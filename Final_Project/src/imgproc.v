==> flow/design.v <==
module imgproc ( clk,rst,orig_data,orig_ready,request,orig_addr,imgproc_ready,imgproc_addr,imgproc_data,finish);
input   	    clk;
input   	    rst;
output  [13:0] 	orig_addr; 
output reg        	request;
input   	    orig_ready;
input   [7:0] 	orig_data;
output  [13:0] 	imgproc_addr;
output reg 	    imgproc_ready;
output  [7:0] 	imgproc_data;
output reg 	    finish;
parameter GAUSS_00 = 23'h00001a;
parameter GAUSS_01 = 23'h0000d8;
parameter GAUSS_02 = 23'h0001b5;
parameter GAUSS_03 = 23'h0000d8;
parameter GAUSS_04 = 23'h00001a;
parameter GAUSS_05 = 23'h0000d8;
parameter GAUSS_06 = 23'h000707;
parameter GAUSS_07 = 23'h000e41;
parameter GAUSS_08 = 23'h000707;
parameter GAUSS_09 = 23'h0000d8;
parameter GAUSS_10 = 23'h0001b5;
parameter GAUSS_11 = 23'h000e41;
parameter GAUSS_12 = 23'h001ce8;
parameter GAUSS_13 = 23'h000e41;
parameter GAUSS_14 = 23'h0001b5;
parameter GAUSS_15 = 23'h0000d8;
parameter GAUSS_16 = 23'h000707;
parameter GAUSS_17 = 23'h000e41;
parameter GAUSS_18 = 23'h000707;
parameter GAUSS_19 = 23'h0000d8;
parameter GAUSS_20 = 23'h00001a;
parameter GAUSS_21 = 23'h0000d8;
parameter GAUSS_22 = 23'h0001b5;
parameter GAUSS_23 = 23'h0000d8;
parameter GAUSS_24 = 23'h00001a;
parameter IDLE = 2'd0;
parameter IN = 2'd1;
parameter COMPUTE = 2'd2;
parameter OUT = 2'd3;
reg next_request;  
reg next_imgproc_ready;  
reg next_finish;  
reg [1:0] state, next_state;
reg [13:0] prev_orig_addr,next_orig_addr;
reg [7:0] imgproc_data, next_imgproc_data;
reg [13:0] imgproc_addr, next_imgproc_addr;
reg [7:0] i,next_i;
reg [7:0] j,next_j;
reg [7:0] row,next_row;
reg [7:0] col,next_col;
reg [22:0] value;
reg [7:0] array [0:4][0:4];
reg [7:0] next_array [0:4][0:4];
reg [22:0] gauss [0:4][0:4];
integer k,l;
assign orig_addr=prev_orig_addr;
always@(*)begin
next_imgproc_ready=0;
next_finish=0;
next_state=state;
next_request = 0;
next_orig_addr=prev_orig_addr;
next_imgproc_data=imgproc_data;
next_imgproc_addr=imgproc_addr;
next_row=row;
next_col=col;
next_array[0][0]=array[0][0];
next_array[0][1]=array[0][1];
next_array[0][2]=array[0][2];
next_array[0][3]=array[0][3];
next_array[0][4]=array[0][4];
next_array[1][0]=array[1][0];
next_array[1][1]=array[1][1];
next_array[1][2]=array[1][2];
next_array[1][3]=array[1][3];
next_array[1][4]=array[1][4];
next_array[2][0]=array[2][0];
next_array[2][1]=array[2][1];
next_array[2][2]=array[2][2];
next_array[2][3]=array[2][3];
next_array[2][4]=array[2][4];
next_array[3][0]=array[3][0];
next_array[3][1]=array[3][1];
next_array[3][2]=array[3][2];
next_array[3][3]=array[3][3];
next_array[3][4]=array[3][4];
next_array[4][0]=array[4][0];
next_array[4][1]=array[4][1];
next_array[4][2]=array[4][2];
next_array[4][3]=array[4][3];
next_array[4][4]=array[4][4];
next_i = i;
next_j = j;
  case(state) 
    IDLE:begin
      next_i=0;
      next_j=0;
      next_request = 1;
      next_state = IN;
      next_finish = 0;
      value=0;
      next_orig_addr=0;
    end
    IN:begin
      if(orig_ready) begin
        if(col>8'd1 && col<8'd126 && row>8'd1 && row<8'd126) begin
          next_request=1;
          if(col>1 && col<6) begin
            if(i==5) begin
              next_state=COMPUTE;
              next_request=0;
              next_i=0;
              next_j=0;
              if(col==5)
                next_orig_addr=prev_orig_addr-13'd635;
              else
                next_orig_addr=prev_orig_addr-13'd639;
            end
            else if(j==4) begin
              next_i=i+1;
              next_j=0;
              next_orig_addr=prev_orig_addr+124;
            end
            else begin
              next_j=j+1;
              next_i=i;
              next_orig_addr=prev_orig_addr+1;
            end
            next_array[i][j]=orig_data[7:0];
          end
          else begin
            if(i==0) begin
              next_array[0][0]=array[0][1];
              next_array[0][1]=array[0][2];
              next_array[0][2]=array[0][3];
              next_array[0][3]=array[0][4];
              next_array[1][0]=array[1][1];
              next_array[1][1]=array[1][2];
              next_array[1][2]=array[1][3];
              next_array[1][3]=array[1][4];
              next_array[2][0]=array[2][1];
              next_array[2][1]=array[2][2];
              next_array[2][2]=array[2][3];
              next_array[2][3]=array[2][4];
              next_array[3][0]=array[3][1];
              next_array[3][1]=array[3][2];
              next_array[3][2]=array[3][3];
              next_array[3][3]=array[3][4];
              next_array[4][0]=array[4][1];
              next_array[4][1]=array[4][2];
              next_array[4][2]=array[4][3];
              next_array[4][3]=array[4][4];
            end
            if(i==5) begin
              next_state=COMPUTE;
              next_request=0;
              next_i=0;
              next_j=0;
              next_orig_addr=prev_orig_addr-13'd639;
            end
            else begin
              next_i=i+1;
              next_j=j;
              next_orig_addr=prev_orig_addr+128;
            end
            next_array[i][4]=orig_data[7:0];
          end
        end
        else begin
          if(col == 1 && row > 1  && row < 126)
            next_orig_addr = prev_orig_addr - 257;
          else 
            next_orig_addr={row,col[6:0]};
          next_imgproc_data=0;
          next_request=0;
          next_state=COMPUTE;
        end
      end
    end
    COMPUTE:begin
      value=0;
      if(row[7]==1) begin
        next_state=IDLE;
        next_finish=1;
        next_row=0;
        next_col=0;
      end
      else begin
        if(col[6]==1&&col[5]==1&&col[4]==1&&col[3]==1&&col[2]==1&&col[1]==1&&col[0]==1) begin
          next_col=0;
          next_row=row+1;
        end
        else begin
          if(col>0 && col<6) begin
            next_i=0;
            next_j=0;
          end
          else begin
            next_i=0;
            next_j=4;
          end
          next_col=col+1;
          next_row = row;
        end
        if(col>1 && col<126 && row>1 && row<126) begin  
          value=array[0][0]*GAUSS_00+array[0][1]*GAUSS_01+array[0][2]*GAUSS_02+array[0][3]*GAUSS_03+array[0][4]*GAUSS_04;
          value=value+array[1][0]*GAUSS_05+array[1][1]*GAUSS_06+array[1][2]*GAUSS_07+array[1][3]*GAUSS_08+array[1][4]*GAUSS_09;
          value=value+array[2][0]*GAUSS_10+array[2][1]*GAUSS_11+array[2][2]*GAUSS_12+array[2][3]*GAUSS_13+array[2][4]*GAUSS_14;
          value=value+array[3][0]*GAUSS_15+array[3][1]*GAUSS_16+array[3][2]*GAUSS_17+array[3][3]*GAUSS_18+array[3][4]*GAUSS_19;
          value=value+array[4][0]*GAUSS_20+array[4][1]*GAUSS_21+array[4][2]*GAUSS_22+array[4][3]*GAUSS_23+array[4][4]*GAUSS_24;
          if(value[14])
            next_imgproc_data = value[22:15] + 1;
          else if(!value[14])
            next_imgproc_data = value[22:15];
        end
        next_imgproc_addr = {row,col[6:0]}-1;
        next_state = OUT;
        next_imgproc_ready = 1;
      end
    end
    OUT:begin
      if(row[7]==1) begin
        next_state=IDLE;
        next_finish=1;
        next_row=0;
        next_col=0;
      end
      next_state=IN;
      next_imgproc_ready=0;
      next_imgproc_addr=0;
      next_imgproc_data=0;
      next_request=1;
    end
  endcase
end
always@(posedge clk or posedge rst)
begin
  if(rst) begin
    state <= IDLE;
    request <= 1'b0;
    finish <= 1'b0;
    imgproc_ready <= 1'b0;
    imgproc_addr <= 14'd0;
    imgproc_data <= 8'd0;
    row <= 0;
    col <= 0;
  end
  else begin
    state <= next_state;
    request <= next_request;
    finish <= next_finish;
    prev_orig_addr <= next_orig_addr;
    imgproc_ready <= next_imgproc_ready;
    imgproc_addr <= next_imgproc_addr;
    imgproc_data <= next_imgproc_data;
    row <= next_row;
    col <= next_col;
    i <= next_i;
    j <= next_j;
    array[0][0]<=next_array[0][0];
    array[0][1]<=next_array[0][1];
    array[0][2]<=next_array[0][2];
    array[0][3]<=next_array[0][3];
    array[0][4]<=next_array[0][4];
    array[1][0]<=next_array[1][0];
    array[1][1]<=next_array[1][1];
    array[1][2]<=next_array[1][2];
    array[1][3]<=next_array[1][3];
    array[1][4]<=next_array[1][4];
    array[2][0]<=next_array[2][0];
    array[2][1]<=next_array[2][1];
    array[2][2]<=next_array[2][2];
    array[2][3]<=next_array[2][3];
    array[2][4]<=next_array[2][4];
    array[3][0]<=next_array[3][0];
    array[3][1]<=next_array[3][1];
    array[3][2]<=next_array[3][2];
    array[3][3]<=next_array[3][3];
    array[3][4]<=next_array[3][4];
    array[4][0]<=next_array[4][0];
    array[4][1]<=next_array[4][1];
    array[4][2]<=next_array[4][2];
    array[4][3]<=next_array[4][3];
    array[4][4]<=next_array[4][4];
  end
end
endmodule
Reports on imgproc
Tool output for the design above, in the order of the flow.
Line numbers count from 1 in the design file above.
Cell names lack the library's common part.
The mark n/a stands for no value.
Set-up
  top module: imgproc
  clock: clk
  cell library: sky130hd
  library corner: tt_025C_1v80

Word-level counts
Source: Yosys, flattened and elaborated. Widths are those after wreduce. Registers that Yosys merges into a memory's read port (data or address) are not register bits. Print and check cells do not count.
Word-level totals
  flip-flop bits (word level): 273
  bits of input ports: 11
  output and inout port bits: 39
  elaborated cells: 518
Cells by class
  add/sub/neg operators: 38
  $mul: 26
  order comparisons: 10
  eq/ne operators: 116
  mux-type cells: 227
  bitwise logic cells: 6
  reduce/logical cells: 58
Operators by type and width (count)
  two-way mux 8 bit: 196
  multiplier 8 x 12 -> 20 bit with constant B: 4
  multiplier 8 x 11 -> 19 bit with constant B: 4
  multiplier 8 x 9 -> 17 bit with constant B: 4
  multiplier 8 x 5 -> 13 bit with constant B: 8
  multiplier 8 x 4 -> 12 bit with constant B: 4
  AND reduction 6 bit: 25
  multiplier 8 x 10 -> 18 bit with constant B: 1
  two-way mux 14 bit: 9
  adder 23 x 16 -> 23 bit: 5
  != test 3 bit with constant B: 32
  == test 5 bit with constant B: 18
  != test 4 bit with constant B: 21
  == test 5 x 4 -> 1 bit with constant B: 16
  parallel mux 8 bit (select 3 bit): 3
  adder 23 x 17 -> 23 bit: 3
  adder 23 x 19 -> 23 bit: 3
  adder 23 x 20 -> 23 bit: 3
  parallel mux 14 bit (select 2 bit): 2
  adder 23 x 13 -> 23 bit: 2
  == test 5 x 3 -> 1 bit with constant B: 8
  adder 8 x 1 -> 8 bit with constant B: 5
  greater-than comparator 8 x 1 -> 1 bit with constant B: 5
  < comparator 8 x 7 -> 1 bit with constant B: 4
  parallel mux 8 bit (select 2 bit): 2
  subtractor 14 x 10 -> 14 bit with constant B: 2
  == test 8 x 3 -> 1 bit with constant B: 3
  multiplier 8 x 3 -> 5 bit with constant B: 1
Other operator kinds: 41; their cells: 88.

Depth
Depth = most cells in a row (Yosys ltp): at word level without a register or memory, in the mapped netlist without a sequential cell, where the memories' decode and read muxes count.
Depth
  depth after elaboration: 30
  ABC_AREA: 0
  gate-level depth with buffers: 44
  depth with buffers taken out: 44

After synthesis
Yosys stat after the flow's synthesis: flattened, memories mapped to cells. It holds for the ABC_AREA given above (unset counts as 0); a run with the other value may have another netlist.
Cells by type
  fa_1: count 777, area in all 1.56E+04 um2
  ha_1: count 811, area in all 1.01E+04 um2
  edfxtp_1: count 230, area in all 6.91E+03 um2
  inv_1: count 1277, area in all 4.79E+03 um2
  mux2_2: count 163, area in all 1835.51 um2
  xnor2_1: count 127, area in all 1.11E+03 um2
  dfrtp_1: count 44, area in all 1.1E+03 um2
  a21oi_1: count 159, area in all 795.763 um2
  xor2_1: count 54, area in all 472.954 um2
  nor2_1: count 109, area in all 409.142 um2
  o21ai_0: count 76, area in all 380.365 um2
  nand2_1: count 97, area in all 364.099 um2
  a21o_1: count 36, area in all 270.259 um2
  o21bai_1: count 34, area in all 255.245 um2
  nor3_1: count 42, area in all 210.202 um2
  clkbuf_1: count 55, area in all 206.448 um2
  nand3_1: count 40, area in all 200.192 um2
  a21oi_2: count 20, area in all 175.168 um2
Not listed: further types 70, cells in them 249.
Synthesis totals
  standard cells after synthesis: 4400
  cell area after synthesis: 47176.5 um2
  area of sequential cells: 8034.0 um2
  flip-flops: 275
  buffer cells: 72

Timing after synthesis
OpenSTA on the mapped netlist: ideal clock, no wires. The path of least setup slack (recovery checks aside). Input and output delay are each 20% of the period. Register names are those of the netlist, which keeps one name where synthesis merged equal registers.
Path post-synthesis
  path type: reg2reg
  from: reg array
  to: reg imgproc_data[6]
  period: 16.1 ns
  library setup time: 0.122 ns
  time at the first pin: 0.000 ns
  arrival: 11.332 ns
  required time: 15.978 ns
  slack: 4.647 ns
  path delay: 11.454 ns
  stages: 42
  path buffers: 0
  synthesis period reached: 11.453 ns
"path delay" = arrival - input delay + setup time.
"stages": output pins that drive a net of the path, with the launching flip-flop's if there is one; two outputs of one cell count as two.
"synthesis period reached" is the clock period less the worst setup slack; recovery checks do not enter. This is arithmetic on one report: input and output delays are still those of the set period (20% each).
Where an end lacks its bit number, it is one bit of the signal, or one of the new flip-flops if synthesis recoded a state register.
The rows between start and end are the longest chain of elaborated cells between them; the timing report does not say that the signal goes this way. Where chains are equally long, one stands for them.
Each line given opens the expression or statement behind the cell; cells for indexed reads and writes are added by Yosys, which also makes memories of some case tables.
Between the ends, post-synthesis
  cell sequence: edfxtp_1 fa_1 ha_1 inv_1 fa_1 fa_1 inv_1 ha_1 nor2b_1 o21ai_0 a21boi_0 o21ai_0 a21boi_0 o21ai_0 nor2b_1 xnor2_1 fa_1 ha_1 (+6 left out) fa_1 inv_1 fa_1 fa_1 inv_1 fa_1 inv_1 fa_1 inv_1 ha_1 a21o_1 a211oi_2 a31oi_4 xor2_2 o2111ai_2 o21a_1 or4_1 a32o_1
  cells in the longest elaborated chain: 19
  elaborated cells between the ends (all ways): 19
  RTL lines with such cells: 8
  those cells by class: add/sub (14); mul (1); mux (4)
RTL lines, path post-synthesis
  start: declaration: RTL line 53  | reg [7:0] array [0:4][0:4];
  multiplier 8 x 10 -> 18 bit: RTL line 209  | value=value+array[2][0]*GAUSS_10+array[2][1]*GAUSS_11+array[2][2]*GAUSS_12+array[2][3]*GAUSS_13+array[2][4]*GA ...
  adder 23 x 21 -> 23 bit: RTL line 209
  adder 23 x 20 -> 23 bit: RTL line 209
  adder 23 x 17 -> 23 bit: RTL line 209
  adder 23 x 16 -> 23 bit: RTL line 210  | value=value+array[3][0]*GAUSS_15+array[3][1]*GAUSS_16+array[3][2]*GAUSS_17+array[3][3]*GAUSS_18+array[3][4]*GA ...
  adder 23 x 19 -> 23 bit: RTL line 210
  adder 23 x 20 -> 23 bit: RTL line 210
  (+5 left out)
  adder 23 x 16 -> 23 bit: RTL line 211  | value=value+array[4][0]*GAUSS_20+array[4][1]*GAUSS_21+array[4][2]*GAUSS_22+array[4][3]*GAUSS_23+array[4][4]*GA ...
  adder 23 x 13 -> 23 bit: RTL line 211
  adder 8 x 1 -> 8 bit: RTL line 213  | next_imgproc_data = value[22:15] + 1;
  two-way mux 8 bit: RTL line 212  | if(value[14])
  two-way mux 8 bit: RTL line 206  | if(col>1 && col<126 && row>1 && row<126) begin
  two-way mux 8 bit: RTL line 183  | if(row[7]==1) begin
  parallel mux 8 bit (select 3 bit): RTL line 95  | case(state)
  end: assignment: RTL line 245  | imgproc_data <= 8'd0;
  end: assignment: RTL line 256  | imgproc_data <= next_imgproc_data;
  end: declaration: RTL line 10  | output [7:0] imgproc_data;

Path in the finished layout
From the final timing report of flow run 1: the path of least setup slack in the routed layout; clock arrival at registers is part of the times.
Path after layout
  path type: reg2reg
  from: reg array
  to: reg imgproc_data[6]
  period: 10.6 ns
  library setup time: 0.11 ns
  time at the first pin: 0.57 ns
  arrival: 11.97 ns
  required time: 11.06 ns
  slack: -0.92 ns
  stages: 43
  path buffers: 1
Where an end lacks its bit number, it is one bit of the signal, or one of the new flip-flops if synthesis recoded a state register.
The rows between start and end are the longest chain of elaborated cells between them; the timing report does not say that the signal goes this way. Where chains are equally long, one stands for them.
Between the ends, after layout
  cell sequence: edfxtp_1 ha_4 fa_1 inv_1 fa_1 inv_2 ha_4 a21oi_2 o21bai_1 a21oi_2 o21bai_1 a21oi_2 o21bai_1 a21oi_2 xnor2_2 fa_2 fa_1 inv_1 (+7 left out) inv_1 fa_1 fa_1 inv_1 fa_1 inv_1 fa_1 inv_2 ha_4 a21o_1 a211oi_2 buf_4 a31oi_4 mux2i_2 or2_1 o21a_1 or4_1 a32o_1
  cells in the longest elaborated chain: 26
  elaborated cells between the ends (all ways): 26
  RTL lines with such cells: 9
  those cells by class: add/sub (21); mul (1); mux (4)
RTL lines, path after layout
  start: declaration: RTL line 53  | reg [7:0] array [0:4][0:4];
  multiplier 8 x 5 -> 13 bit: RTL line 208  | value=value+array[1][0]*GAUSS_05+array[1][1]*GAUSS_06+array[1][2]*GAUSS_07+array[1][3]*GAUSS_08+array[1][4]*GA ...
  adder 20 x 16 -> 21 bit: RTL line 208
  adder 21 x 19 -> 22 bit: RTL line 208
  adder 22 x 20 -> 23 bit: RTL line 208
  adder 23 x 19 -> 23 bit: RTL line 208
  adder 23 x 16 -> 23 bit: RTL line 208
  adder 23 x 17 -> 23 bit: RTL line 209  | value=value+array[2][0]*GAUSS_10+array[2][1]*GAUSS_11+array[2][2]*GAUSS_12+array[2][3]*GAUSS_13+array[2][4]*GA ...
  (+12 left out)
  adder 23 x 16 -> 23 bit: RTL line 211  | value=value+array[4][0]*GAUSS_20+array[4][1]*GAUSS_21+array[4][2]*GAUSS_22+array[4][3]*GAUSS_23+array[4][4]*GA ...
  adder 23 x 13 -> 23 bit: RTL line 211
  adder 8 x 1 -> 8 bit: RTL line 213  | next_imgproc_data = value[22:15] + 1;
  two-way mux 8 bit: RTL line 212  | if(value[14])
  two-way mux 8 bit: RTL line 206  | if(col>1 && col<126 && row>1 && row<126) begin
  two-way mux 8 bit: RTL line 183  | if(row[7]==1) begin
  parallel mux 8 bit (select 3 bit): RTL line 95  | case(state)
  end: assignment: RTL line 245  | imgproc_data <= 8'd0;
  end: assignment: RTL line 256  | imgproc_data <= next_imgproc_data;
  end: declaration: RTL line 10  | output [7:0] imgproc_data;

Measured results for imgproc: 2 stored runs of the Yosys and OpenROAD flow on sky130hd. The settings differ; the order carries no meaning. The constraints put input and output delay at 20% of the set period each and load the outputs with 0.01 pF.
By "achieved clock period (ns)" is meant the clock period of the run minus its worst setup slack. This is arithmetic on one report: input and output delays are still those of the set period (20% each).
By "worst setup path time (ns)" is meant the share of the clock period that the worst setup path is allowed (20% is reserved at inputs, 20% at outputs), minus its slack. Clock arrival times at its registers enter into it.

settings of flow run 1
{
  "period_ns": 10.6,
  "CORE_UTILIZATION": 71,
  "PLACE_DENSITY_LB_ADDON": 0.16,
  "CELL_PAD_IN_SITES_GLOBAL_PLACEMENT": 0,
  "TNS_END_PERCENT": 15,
  "CTS_CLUSTER_DIAMETER": 181,
  "CAP_MARGIN": 0,
  "SLEW_MARGIN": 10,
  "MAX_ROUTING_LAYER": "met4",
  "CORE_MARGIN": 2
}
report of flow run 1
yosys chip area after synthesis (um^2): 47176.5
finish__design__die__area: 68523.5
finish__design__instance__area__stdcell: 53184.8
finish__design__instance__utilization: 0.8089
finish__timing__setup__ws: -0.916
finish__timing__setup__tns: -4.509
finish__timing__hold__ws: 0.484
achieved clock period (ns): 11.516
worst setup path time (ns): 11.52
worst setup path kind: reg2reg

settings of flow run 2
{
  "period_ns": 13.2,
  "CORE_UTILIZATION": 15,
  "CAP_MARGIN": 20,
  "CORE_MARGIN": 2,
  "SLEW_MARGIN": 20
}
report of flow run 2
yosys chip area after synthesis (um^2): 47176.5
finish__design__die__area: 319010.0
finish__design__instance__area__stdcell: 54099.4
finish__design__instance__utilization: 0.1732
finish__timing__setup__ws: 0.884
finish__timing__setup__tns: 0.000
finish__timing__hold__ws: 0.499
achieved clock period (ns): 12.316
worst setup path time (ns): 12.32
worst setup path kind: reg2reg
